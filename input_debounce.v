==> flow/design.v <==
module input_debounce(
	CLK, RESET,
   Btn, Btn_pulse);
input CLK;  
input RESET;
input Btn;
output reg Btn_pulse;
localparam INIT = 3'b000, WQ = 3'b001, SCEN_St = 3'b010, CCR = 3'b011, WFCR = 3'b100;
reg[2:0] state;
localparam max_i = 2000;  
reg[13:0] I;
always @(posedge CLK, posedge RESET)
begin
	if (RESET) begin
		Btn_pulse <= 0;
		state <= INIT;
		I <= 0;
	end
	else begin
		case (state)
			INIT:
			begin
				if (Btn) state <= WQ;
				I <= 0;
			end
			WQ:
			begin
				if (!Btn) state <= INIT;
				else if (I == max_i) begin 
					state <= SCEN_St;
					Btn_pulse <= 1;
				end
				I <= I + 1;
			end
			SCEN_St:
			begin
				state <= CCR;
				Btn_pulse <= 0;
				I <= 0;
			end
			CCR:
			begin
				if (!Btn) state <= WFCR;
				I <= 0;
			end
			WFCR:
			begin
				if (Btn) state <= CCR;
				else if (I == max_i) state <= INIT;
				I <= I + 1;
			end
		endcase
	end
end
endmodule
# == Tool chain data of input_debounce ==
# The steps from the RTL of input_debounce to its reports follow in flow order.
# Lines are those of the file above, counted from 1.
# Library cell names are shortened.
# A cell with n/a has no value.
# inputs
top,input_debounce
clock,CLK
cell_library,sky130hd
pvt_corner,tt_025C_1v80

# == Elaborated design ==
# Counts by Yosys on the flattened word-level netlist (proc, flatten, opt, wreduce; memories kept). Register bits leave out memories and registers merged into their read ports (data or address). Print and check cells are left out. Cells with the same type and inputs are merged into one.
# op_classes
reduce_logical,8
n_eq,11
n_mux,11
n_addsub,1
# op_table
cell,n
case mux 14 bit (select 2 bit),1
2-to-1 mux 3 bit,6
case mux 3 bit (select 5 bit),1
adder 14 x 1 -> 14 bit (second input constant),1
equality test 14 x 11 -> 1 bit (second input constant),1
inequality test 2 bit (second input constant),4
equality test 3 x 2 -> 1 bit (second input constant),2
inequality test 3 bit (second input constant),2
AND reduction 5 bit,1
nonzero test 5 bit,1
nonzero test 2 bit,2
equality test 3 x 1 -> 1 bit (second input constant),1
equality test 3 bit (second input constant),1
zero test 3 bit,1
AND reduction 3 bit,1
OR reduction 3 bit,1
OR reduction 2 bit,1
case mux 1 bit (select 2 bit),1
2-to-1 mux 1 bit,2
# bits
wordCells,34
out_inout_bits,1
regBits,18

# == Depth ==
# Depth = most cells in a row (Yosys ltp): at word level without a register or memory, in the mapped netlist without a sequential cell, where the memories' decode and read muxes count.
# logic_depth
word_depth,4
ABC_AREA,0
ltp_mapped,6
mapped_depth_nobuf,6

# == After synthesis ==
# The flow's flattened synthesis, as Yosys stat reports it; memories are mapped. The netlist is that of the ABC_AREA named above (0 if unset); the other value can give another one.
# Totals and module areas in this step are rounded.
# by_type
cell_type,n,area_total_um2
dfrtp_1,19,475.456
o21ai_0,17,85.082
a31oi_1,9,56.304
nor2_1,11,41.29
nand2_1,10,37.536
and3_1,5,31.28
dfstp_2,1,26.275
and2_1,4,25.024
ha_1,2,25.024
nor4_4,1,21.27
a21oi_1,4,20.019
inv_1,5,18.768
nand4_1,3,18.768
nor4b_1,2,17.517
a21o_1,2,15.014
nand3_1,3,15.014
o31ai_1,2,15.014
and4_4,1,11.261
# Other cell types: 13; their cells: 16.
# synth_totals
ff_cells,20
mapped_area_um2,1070
cell_count,117
n_buf,6

# == Worst setup path after synthesis ==
# Path of least setup slack by OpenSTA after synthesis, without wires, with an ideal clock, recovery checks aside; 20% of the period is set as input and as output delay. Where synthesis merged equal registers, the netlist keeps one of their names.
# synth_timing
path_type,register -> register
from,register I[0]
to,register I[12]
t_first_pin_ps,0
path_slack_ps,76
stages,7
clock_period_ps,1690
setup_time_ps,126
delay_ps,1614
arrival_time_ps,1488
synth_period_reached_ps,1614
# "delay_ps" is the arrival time less input delay plus setup time.
# "stages" counts driving pins, that of a launching flip-flop among them; a cell with two outputs on the path counts twice.
# "synth_period_reached_ps" is the clock period less the worst setup slack; recovery checks do not enter. This is arithmetic on one report: input and output delays are still those of the set period (20% each).
# The rows between start and end are the longest chain of elaborated cells between them; the timing report does not say that the signal goes this way. Where chains are equally long, one stands for them.
# A line is the first line of the expression or statement that the cell stems from. Yosys adds cells for indexed reads and writes and turns some case tables into memories.
# At most two assigning lines are given for a register; there are more.
# synth_between
path_cell_list,dfrtp_1 -> ha_1 -> and3_1 -> buf_2 -> and2_1 -> and3_1 -> a221o_1
elab_chain_cells,2
# synth_rtl
item,line_no,source
from (decl),11,reg[13:0] I;
from (assign),33,I <= I + 1;
from (assign),50,I <= I + 1;
adder 14 x 1 -> 14 bit,50,
case mux 14 bit (select 2 bit),20,case (state)
to (assign),33,
to (assign),50,
to (decl),11,

# == Path in the finished layout ==
# Path of least setup slack in the final report of run 1 (OpenROAD, finished layout, wires in). Where an end is a register, its clock arrival counts in the times.
# The report prints the path's times to 10 ps; the period is as set.
# layout_timing
path_type,register -> output
from,register Btn_pulse
to,output Btn_pulse
path_slack_ps,830
arrival_time_ps,1210
clock_period_ps,2550
t_first_pin_ps,290
stages,2
# At most two assigning lines are given for a register; there are more.
# layout_between
path_cell_list,dfrtp_1 -> clkdlybuf4s50_1
elab_chain_cells,0
# layout_rtl
item,line_no,source
from (decl),7,output reg Btn_pulse;
from (assign),15,Btn_pulse <= 0;
from (assign),31,Btn_pulse <= 1;
to (decl),7,

# Stored flow runs of input_debounce (2 of them; Yosys, OpenROAD, sky130hd). They differ in their settings and are not a sequence. Constraints: input delay and output delay 20% of the set period each, output load 0.01 pF.
# "achieved_period_ps" is the run's clock period less its worst setup slack. It is reckoned from that one timing run; input and output delays stay at 20% of the period that was set.
# "total_power_uw": no workload was simulated; the value follows from the tool's default switching activity.
# Results are given in rounded form.
# Among the settings, -- means not set for that run.
setting or result,run 1,run 2
period_ns,2.55,2.22
CORE_UTILIZATION,46,53
SETUP_SLACK_MARGIN,0.31,0.39
PLACE_DENSITY_LB_ADDON,0.04,--
CTS_CLUSTER_DIAMETER,113,69
MAX_ROUTING_LAYER,met4,met4
CAP_MARGIN,20,20
CORE_MARGIN,2,2
SLEW_MARGIN,20,20
CORE_ASPECT_RATIO,--,1.12
TNS_END_PERCENT,--,100
ABC_AREA,--,1
GPL_TIMING_DRIVEN,--,0
MIN_ROUTING_LAYER,--,met1
setup_ws_ps,826,557
total_power_uw,688,894.4
layout_utilization_frac,0.51,0.634
timing.setup.tns_ps,0,0
hold_worst_slack_ps,497,510
achieved_period_ps,1724,1663
die_area_um2,2727,2587
ys_area_um2,1070,1164
